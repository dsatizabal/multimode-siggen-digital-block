==> flow/design.v <==
`default_nettype none
module mmvfsg (
    input wire clk,                  
    input wire n_rst,
    input wire [3:0] freq,           
    input wire [3:0] mode,           
    output reg [7:0] r2r_out         
);
    reg rst;
    reg dir;
    reg [3:0] prev_mode_reg;
    reg [3:0] prev_freq_reg;
    reg [7:0] counter;
    reg [7:0] sq_cycle_counter;
    always @(posedge clk or posedge n_rst) begin
        if(n_rst)
            rst <= 1'b0;
        else
            rst <= 1'b1;
    end
    always @(posedge clk) begin
        if(rst) begin
            counter <= 0;
            r2r_out <= 0;
            prev_mode_reg <= 0;
            prev_freq_reg <= 0;
            dir <= 0;
            sq_cycle_counter <= 0;
        end else begin
            if (mode != prev_mode_reg || freq != prev_freq_reg) begin
                prev_mode_reg <= mode;
                prev_freq_reg <= freq;
                counter <= 0;
                r2r_out <= 0;
                dir <= 0;
                sq_cycle_counter <= 0;
            end
            if(counter + 1'b1 > freq) begin
                counter <= 0;
                case (mode)
        			4'b0000: begin  
		            end
        			4'b0001: begin  
                        r2r_out <= r2r_out + 1'b1;
		            end
        			4'b0010: begin  
                        if (dir == 0) begin
                            r2r_out <= r2r_out + 1'b1;
                            if (r2r_out + 1'b1 == 8'b1111_1111)
                                dir <= 1'b1;
                        end else begin
                            r2r_out <= r2r_out - 1'b1;
                            if (r2r_out - 1'b1 == 0)
                                dir <= 1'b0;
                        end
		            end
        			4'b0011: begin  
		            end
        			4'b0100: begin  
                        if (dir == 0) begin
                            r2r_out <= 8'b1111_1111;
                            sq_cycle_counter <= sq_cycle_counter + 1'b1;
                            if (sq_cycle_counter + 1'b1 == 8'b1111_1111)
                                dir <= 1'b1;
                        end else begin
                            r2r_out <= 8'b0000_0000;
                            sq_cycle_counter <= sq_cycle_counter - 1'b1;
                            if (sq_cycle_counter - 1'b1 == 0)
                                dir <= 1'b0;
                        end
		            end
        			4'b0101: begin  
		            end
        			4'b0110: begin  
		            end
        			4'b0111: begin  
		            end
        			4'b1000: begin  
		            end
        			4'b1001: begin  
		            end
        			4'b1010: begin  
		            end
        			4'b1011: begin  
		            end
        			4'b1100: begin  
		            end
        			4'b1101: begin  
		            end
        			4'b1110: begin  
		            end
       			    4'b1111: begin  
		            end
		            default: begin
		            end
		        endcase
            end else begin
                counter <= counter + 1'b1;
            end
        end
    end
endmodule
**Reports on mmvfsg**

What the tools print for mmvfsg, step after step.
Line numbers count from 1 in the design file above.
Operators carry their Yosys type and port widths (W data, S select, Z words).
Cell names lack the library's common part.
Not given: n/a

- Design top: mmvfsg
- Clock: clk
- Cell library: sky130hd
- Timing corner: tt_025C_1v80

**After elaboration**

Source: Yosys, flattened and elaborated, memories not mapped. Widths are those after wreduce. Registers that Yosys merges into a memory's read port (data or address) are not register bits. Print and check cells do not count.

- Register bits after elaboration: 34
- Bits in latches: 0
- Bits in writable memories: 0
- ROM bits: 0
- Word width x clocked read ports: 0
- Memories kept: 0
- Bits of input ports: 10
- Cells after elaboration: 44

- Add/subtract/negate cells: 7
- $mul: 0
- Div/mod/pow operators: 0
- Magnitude comparators: 1
- Eq/ne operators: 7
- Shifts and indexed selects: 0
- Muxes and demuxes: 18
- Bitwise operators: 0
- Reduce/logical cells: 4

Operators by type and width:

| operator | count |
|---|---|
| $logic_not A32 Y1 | 2 |
| $mux W8 | 8 |
| $add A8 B1 Y8 const B | 3 |
| $pmux W8 S3 | 1 |
| $sub A8 B1 Y9 const B | 2 |
| $sub A8 B1 Y8 const B | 2 |
| $eq A8 B8 Y1 const B | 2 |
| $ne A4 B4 Y1 | 2 |
| $gt A8 B4 Y1 | 1 |
| $mux W1 | 8 |
| $eq A4 B1 Y1 const B | 1 |
| $eq A4 B2 Y1 const B | 1 |
| $eq A4 B3 Y1 const B | 1 |
| $reduce_or A2 Y1 | 1 |
| $pmux W1 S2 | 1 |
| $logic_or A1 B1 Y1 | 1 |

**Longest topological paths**

Yosys ltp: most cells in a row. Word level: on the elaborated netlist, between registers, memories and ports. Mapped: between sequential cells and ports; inverters and the memories' decode and read muxes count.

- Depth in word-level cells: 7
- ABC_AREA: 0
- Gate-level depth with buffers: 10

**Netlist**

The flow's flattened synthesis, as Yosys stat reports it; memories are mapped. The netlist is that of the ABC_AREA named above (0 if unset); the other value can give another one.

- Standard cells after synthesis: 299
- Cell area after synthesis: 2406.1 um^2
- Mapped flip-flops: 34
- Buffer cells: 16

Cells by type:

| type | count | total area (um^2) |
|---|---|---|
| dfxtp_1 | 33 | 660.634 |
| ha_1 | 13 | 162.656 |
| xnor2_1 | 18 | 157.651 |
| nor2_1 | 32 | 120.115 |
| inv_1 | 22 | 82.579 |
| nor2b_1 | 11 | 68.816 |
| a21oi_1 | 13 | 65.062 |
| nor3_1 | 13 | 65.062 |
| o32ai_1 | 7 | 61.309 |
| xor2_1 | 7 | 61.309 |
| nand3_1 | 11 | 55.053 |
| o21ai_0 | 11 | 55.053 |
| o211ai_1 | 7 | 52.55 |
| nand2_1 | 13 | 48.797 |
| buf_6 | 4 | 45.043 |
| o221ai_1 | 5 | 43.792 |
| a31oi_1 | 5 | 31.28 |
| and2_1 | 5 | 31.28 |

Not listed: further types 38, cells in them 69.

**Path before layout**

OpenSTA on the mapped netlist: ideal clock, no wires. The path of least setup slack (recovery checks aside). Input and output delay are each 20% of the period. Register names are those of the netlist, which keeps one name where synthesis merged equal registers.

- Path kind: input -> register
- From: input freq[1]
- To: register r2r_out[2]
- Period: 3.27 ns
- External input delay: 0.654 ns
- Library setup time: 0.148 ns
- Launch time at the first pin: 0.654 ns
- Arrival: 2.307 ns
- Required time: 3.122 ns
- Setup slack: 0.815 ns
- Path delay: 1.801 ns
- Stages: 10
- Buffers on the path: 2
- Synthesis period reached: 2.455 ns

"path delay" = arrival - input delay + setup time.
"stages": output pins that drive a net of the path, with the launching flip-flop's if there is one; two outputs of one cell count as two.
"synthesis period reached" = period - worst setup slack (recovery checks aside). The figure is calculated, with input and output delays left at 20% of the set period.
Between the ends stands the longest chain of elaborated cells between them, by number of cells; it is not shown to be the way that was timed. Of several equally long chains one is given.
Each line given opens the expression or statement behind the cell; cells for indexed reads and writes are added by Yosys, which also makes memories of some case tables.
At most two assigning lines are given for a register; there are more.

- Cell sequence: inv_1 -> ha_1 -> nor2b_1 -> o211ai_1 -> a21oi_1 -> or4_1 -> buf_4 -> nand2b_1 -> buf_6 -> o32ai_1
- Length of the longest elaborated chain: 5
- Elaborated cells between the ends (all ways): 6

RTL lines, path after synthesis:

| element | line | source |
|---|---|---|
| start, declared | 5 | `input wire [3:0] freq,` |
| $ne A4 B4 Y1 | 30 | `if (mode != prev_mode_reg \|\| freq != prev_freq_reg) begin` |
| $logic_or A1 B1 Y1 | 30 |  |
| $mux W8 | 30 |  |
| $pmux W8 S3 | 40 | `case (mode)` |
| $mux W8 | 38 | `if(counter + 1'b1 > freq) begin` |
| end, assigned | 44 | `r2r_out <= r2r_out + 1'b1;` |
| end, assigned | 48 | `r2r_out <= r2r_out + 1'b1;` |
| end, declared | 7 | `output reg [7:0] r2r_out` |

**Path in the finished layout**

From the final timing report of stored run 2: the path of least setup slack in the routed layout; clock arrival at registers is part of the times.

- Path kind: register -> register
- From: register counter[0]
- To: register r2r_out[5]
- Period: 1.69 ns
- Library setup time: 0.13 ns
- Launch time at the first pin: 0.29 ns
- Arrival: 2.47 ns
- Required time: 1.85 ns
- Setup slack: -0.63 ns
- Stages: 11
- Buffers on the path: 2

Between the ends stands the longest chain of elaborated cells between them, by number of cells; it is not shown to be the way that was timed. Of several equally long chains one is given.
At most two assigning lines are given for a register; there are more.

- Cell sequence: dfxtp_4 -> ha_4 -> ha_4 -> nor2b_4 -> o211ai_1 -> a21oi_2 -> or4_4 -> buf_6 -> nand2b_4 -> buf_8 -> o32ai_1
- Length of the longest elaborated chain: 3
- Elaborated cells between the ends (all ways): 3

RTL lines, path after layout:

| element | line | source |
|---|---|---|
| start, declared | 13 | `reg [7:0] counter;` |
| start, assigned | 23 | `counter <= 0;` |
| start, assigned | 98 | `counter <= counter + 1'b1;` |
| $add A8 B1 Y8 | 38 | `if(counter + 1'b1 > freq) begin` |
| $gt A8 B4 Y1 | 38 |  |
| $mux W8 | 38 |  |
| end, assigned | 44 | `r2r_out <= r2r_out + 1'b1;` |
| end, assigned | 48 | `r2r_out <= r2r_out + 1'b1;` |
| end, declared | 7 | `output reg [7:0] r2r_out` |

Appendix: measured runs

Measured data: module mmvfsg, platform sky130hd, 2 stored runs of the flow under differing settings, order arbitrary. Input and output delays are each 20% of the period that was set; the output load is 0.01 pF.
By "critical path time" is meant the share of the clock period that the worst setup path is allowed (20% is reserved at inputs, 20% at outputs), minus its slack. Clock arrival times at its registers enter into it.
"total power after layout" is the tool's figure for a default switching activity; nothing was simulated.
A setting shown as -- is not set for that run.
Among the results, -- means that no value is shown for the run.

| item | stored run 1 | stored run 2 |
|---|---|---|
| period_ns | 1.5 | 1.69 |
| CORE_UTILIZATION | 68 | 48 |
| PLACE_DENSITY_LB_ADDON | 0.04 | 0.21 |
| CORE_MARGIN | 10 | 5 |
| CELL_PAD_IN_SITES_GLOBAL_PLACEMENT | 0 | -- |
| TNS_END_PERCENT | 35 | -- |
| ABC_AREA | 1 | -- |
| GPL_ROUTABILITY_DRIVEN | 0 | -- |
| MIN_ROUTING_LAYER | met2 | -- |
| CAP_MARGIN | 20 | 20 |
| SLEW_MARGIN | 20 | 20 |
| SETUP_SLACK_MARGIN | -- | 0.2 |
| CORE_ASPECT_RATIO | -- | 1.73 |
| CELL_PAD_IN_SITES_DETAIL_PLACEMENT | -- | 0 |
| GPL_TIMING_DRIVEN | -- | 0 |
| CTS_CLUSTER_SIZE | -- | 24 |
| CTS_CLUSTER_DIAMETER | -- | 293 |
| synthesized cell area (um^2) | -- | 2406.1 |
| critical path time (ns) | -- | 2.32 |
| class of the worst setup path | -- | register -> register |
| die area (um^2) | -- | 6582.1 |
| utilization after routing (%) | -- | 62.7 |
| total power after layout (mW) | -- | 2.003 |
| lowest setup slack (ns) | -- | -0.626 |
| total negative setup slack (ns) | -- | -12.012 |

Stored run 1: unfinished; error GRT-0232 in routing
